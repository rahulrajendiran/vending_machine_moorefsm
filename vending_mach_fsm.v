==> flow/design.v <==
`timescale 1ns / 1ps
module vending_mach_fsm(
    input  wire clk,
    input  wire reset,
    input  wire [1:0]  coin,           
    input  wire [6:0]  product_price,  
    input  wire cancel,        
    output reg  Z,            
    output reg  change_given,   
    output reg [6:0] change_amount, 
    output wire [6:0] balance_out,    
    output reg invalid_coin    
);
    localparam [8:0]
        Sin = 9'b000000001,
        S10 = 9'b000000010,
        S20 = 9'b000000100,
        S30 = 9'b000001000,
        S40 = 9'b000010000,
        S50 = 9'b000100000,
        S60 = 9'b001000000,
        S70 = 9'b010000000,
        S80 = 9'b100000000;
    reg [8:0] state, next_state;
    localparam TEN    = 2'b00;
    localparam TWENTY = 2'b01;
    localparam FIFTY  = 2'b10;
    reg [1:0] stable_coin;
    reg [1:0] last_coin;
    reg [2:0] stable_count;
    reg       coin_ready;
    always @(posedge clk or posedge reset) begin
        if (reset) begin
            last_coin    <= 0;
            stable_coin  <= 0;
            stable_count <= 0;
            coin_ready   <= 0;
        end else begin
            coin_ready <= 0;
            if (coin == last_coin) begin
                stable_count <= stable_count + 1;
                if (stable_count == 3) begin
                    stable_coin <= coin;
                    coin_ready <= 1;
                end
            end else begin
                stable_count <= 1;
                last_coin <= coin;
            end
        end
    end
    reg [6:0] balance;
    reg [31:0] timeout_cnt;
    localparam TIMEOUT_LIMIT = 32'd500000;
    always @(posedge clk or posedge reset) begin
        if (reset) begin
            balance <= 0;
            timeout_cnt <= 0;
            invalid_coin <= 0;
        end else begin
            invalid_coin <= 0;
            if (cancel) begin
                change_amount <= balance;
                change_given <= (balance > 0);
                balance <= 0;
            end
            if (coin_ready) begin
                timeout_cnt <= 0;
                case(stable_coin)
                    TEN:    balance <= balance + 10;
                    TWENTY: balance <= balance + 20;
                    FIFTY:  balance <= balance + 50;
                    default: invalid_coin <= 1;
                endcase
            end else begin
                if (timeout_cnt < TIMEOUT_LIMIT)
                    timeout_cnt <= timeout_cnt + 1;
                else begin
                    balance <= 0;
                    timeout_cnt <= 0;
                end
            end
        end
    end
    assign balance_out = balance;
    always @(posedge clk or posedge reset) begin
        if (reset)
            state <= Sin;
        else
            state <= next_state;
    end
    always @(*) begin
        next_state = state;
        case(state)
        Sin:
            case(stable_coin)
                TEN:    next_state = S10;
                TWENTY: next_state = S20;
                FIFTY:  next_state = S50;
            endcase
        S10:
            case(stable_coin)
                TEN:    next_state = S20;
                TWENTY: next_state = S30;
                FIFTY:  next_state = S60;
            endcase
        S20:
            case(stable_coin)
                TEN:    next_state = S30;
                TWENTY: next_state = S40;
                FIFTY:  next_state = S70;
            endcase
        S30:
            case(stable_coin)
                TEN:    next_state = S40;
                TWENTY: next_state = S50;
                FIFTY:  next_state = S80;
            endcase
        default:
            next_state = Sin;
        endcase
    end
    always @(posedge clk or posedge reset) begin
        if (reset) begin
            Z <= 0;
            change_given <= 0;
            change_amount <= 0;
        end
        else begin
            Z <= 0;
            change_given <= 0;
            change_amount <= 0;
            if (balance >= product_price) begin
                Z <= 1;
                if (balance > product_price) begin
                    change_given <= 1;
                    change_amount <= balance - product_price;
                end
                balance <= 0;
            end
        end
    end
endmodule
# From RTL to reports: vending_mach_fsm
# Tool output for the design above, in the order of the flow.
# Line numbers count from 1 in the design file above.
# Operators: Yosys type, input widths -> output width; for muxes data width and select width s.
# A cell with - has no value.
# setup
design	vending_mach_fsm
clk_port	clk
library	sky130hd
pvt_corner	tt_025C_1v80

# Word-level counts
# Yosys after proc, flatten, opt, wreduce and memory -nomap, before mapping. Enables and synchronous resets that opt folds into registers are not counted as muxes. Memory bits, and registers merged into a memory's read port (data or address), are not among the register bits. Print and check cells are not counted. Equal cells are merged and count once.
# classes
n_cmp	1
n_addsub	1
reduce_and_logical	3
eq_ne	4
mux	6
# op_table
operator	n
$ge 1x7->1 const A	1
$mux 1	5
$add 3x1->3 const B	1
$eq 3x2->1 const B	1
$reduce_or 3->1	1
$mux 3	1
$eq 2x1->1 const B	1
$eq 2x2->1	1
$eq 2x2->1 const B	1
$logic_not 2->1	1
$reduce_and 2->1	1
# bits
ff_bits	10
output_inout_bits	17

# Longest topological paths
# Yosys ltp: most cells in a row. Word level: on the elaborated netlist, between registers, memories and ports. Mapped: between sequential cells and ports; inverters and the memories' decode and read muxes count.
# depth
ltp_word	4
ABC_AREA	0
depth_mapped	5
depth_no_buf	5

# After synthesis
# Yosys stat after the flow's synthesis: flattened, memories mapped to cells. It holds for the ABC_AREA given above (unset counts as 0); a run with the other value may have another netlist.
# Totals and module areas in this step are rounded.
# by_type
type	n	area_total_um2
sky130_fd_sc_hd__dfrtp_1	10	250.24
sky130_fd_sc_hd__buf_4	15	112.608
sky130_fd_sc_hd__ha_1	2	25.024
sky130_fd_sc_hd__xor2_1	2	17.517
sky130_fd_sc_hd__o211ai_1	2	15.014
sky130_fd_sc_hd__and2_1	2	12.512
sky130_fd_sc_hd__nand2b_1	2	12.512
sky130_fd_sc_hd__nor4_2	1	12.512
sky130_fd_sc_hd__nand2_1	3	11.261
sky130_fd_sc_hd__or4_4	1	11.261
sky130_fd_sc_hd__nand3_1	2	10.01
sky130_fd_sc_hd__o21ai_0	2	10.01
sky130_fd_sc_hd__clkbuf_1	2	7.507
sky130_fd_sc_hd__inv_1	2	7.507
sky130_fd_sc_hd__and3_1	1	6.256
sky130_fd_sc_hd__nor3_1	1	5.005
sky130_fd_sc_hd__conb_1	1	3.754
sky130_fd_sc_hd__nor2_1	1	3.754
# mapped
n_buf	17
cell_count	52
seq_area_um2	250
synth_area_um2	534
ff_cells	10

# Path before layout
# Path of least setup slack by OpenSTA after synthesis, without wires, with an ideal clock, recovery checks aside; 20% of the period is set as input and as output delay. Where synthesis merged equal registers, the netlist keeps one of their names.
# synth_timing
path_type	register to register
startpoint	register stable_count[0]
endpoint	register stable_coin[1]
setup_time_ps	136
stages	6
t_arrival_ps	930
path_buffers	0
launch_ps	0
setup_slack_ps	634
delay_ps	1066
period_ps	1700
period_less_setup_slack_ps	1066
# "delay_ps" = arrival - input delay + setup time.
# "stages" counts driving pins, that of a launching flip-flop among them; a cell with two outputs on the path counts twice.
# "period_less_setup_slack_ps" is the clock period less the worst setup slack; recovery checks do not enter. This is arithmetic on one report: input and output delays are still those of the set period (20% each).
# Between the ends stands the longest chain of elaborated cells between them, by number of cells; it is not shown to be the way that was timed. Of several equally long chains one is given.
# Each line given opens the expression or statement behind the cell; cells for indexed reads and writes are added by Yosys, which also makes memories of some case tables.
# A register here has more assigning lines than the two given.
# synth_via
cell_sequence	sky130_fd_sc_hd__dfrtp_1 sky130_fd_sc_hd__ha_1 sky130_fd_sc_hd__ha_1 sky130_fd_sc_hd__nand2b_1 sky130_fd_sc_hd__o21ai_0 sky130_fd_sc_hd__o211ai_1
elab_chain_len	2
# synth_rtl
item	line	source
start, declared	30	reg [2:0] stable_count;
start, assigned	36	stable_count <= 0;
start, assigned	41	stable_count <= stable_count + 1;
$eq 3x2->1	42	if (stable_count == 3) begin
$reduce_and 2->1	-
end, assigned	35	stable_coin  <= 0;
end, assigned	43	stable_coin <= coin;
end, declared	28	reg [1:0] stable_coin;

# Timing after layout
# Path of least setup slack in the final report of entry A (OpenROAD, finished layout, wires in). Where an end is a register, its clock arrival counts in the times.
# The path's times are printed in steps of 10 ps; the period is the one set.
# layout_timing
path_type	register to register
startpoint	register stable_count[0]
endpoint	register coin_ready
path_buffers	1
period_ps	1070
launch_ps	250
setup_time_ps	100
setup_slack_ps	-50
stages	5
t_arrival_ps	1260
# Between the ends stands the longest chain of elaborated cells between them, by number of cells; it is not shown to be the way that was timed. Of several equally long chains one is given.
# A register here has more assigning lines than the two given.
# layout_via
cell_sequence	sky130_fd_sc_hd__dfrtp_1 sky130_fd_sc_hd__ha_2 sky130_fd_sc_hd__ha_4 sky130_fd_sc_hd__buf_4 sky130_fd_sc_hd__and2_4
elab_chain_len	3
# layout_rtl
item	line	source
start, declared	30	reg [2:0] stable_count;
start, assigned	36	stable_count <= 0;
start, assigned	41	stable_count <= stable_count + 1;
$eq 3x2->1	42	if (stable_count == 3) begin
$mux 1	42
$mux 1	40	if (coin == last_coin) begin
end, assigned	37	coin_ready   <= 0;
end, assigned	39	coin_ready <= 0;
end, declared	31	reg       coin_ready;

# Flow measurements of vending_mach_fsm on sky130hd: 2 stored runs with different settings, listed in no order. Input and output delays are each 20% of the period that was set; the output load is 0.01 pF.
# "achieved_period_ps": clock period set for the run, less the worst setup slack. It is reckoned from that one timing run; input and output delays stay at 20% of the period that was set.
# "worst_path_time_ps" means the part of the period allowed to the worst setup path (the constraints hold back 20% at inputs and 20% at outputs) less its slack; where the path has registers, the arrival times of their clocks count too.
# "power_total_mw": no workload was simulated; the value follows from the tool's default switching activity.
# "worst_path_time_ps" is known to 10 ps.
# Results are given in rounded form.
# A setting shown as - is not set for that run.
run	period_ns	SETUP_SLACK_MARGIN	CAP_MARGIN	CORE_MARGIN	CORE_UTILIZATION	SLEW_MARGIN	PLACE_DENSITY_LB_ADDON	CORE_ASPECT_RATIO	CELL_PAD_IN_SITES_GLOBAL_PLACEMENT	GPL_TIMING_DRIVEN	CTS_CLUSTER_DIAMETER	timing.setup.ws_ps	layout_utilization_pct	worst_path_time_ps	critical_path_type	synth_area_um2	design_die_area_um2	achieved_period_ps	power_total_mw	cell_area_final_um2	setupTns_ps
entry A	1.07	0.06	20	2	40	20	-	-	-	-	-	-46	55.8	1120	register to register	534	1640	1116	0.845	708	-137
entry B	1.45	0.02	20	2	17	10	0.16	0.61	3	1	228	83	24.9	1080	register to output	534	3620	1367	0.707	726	0
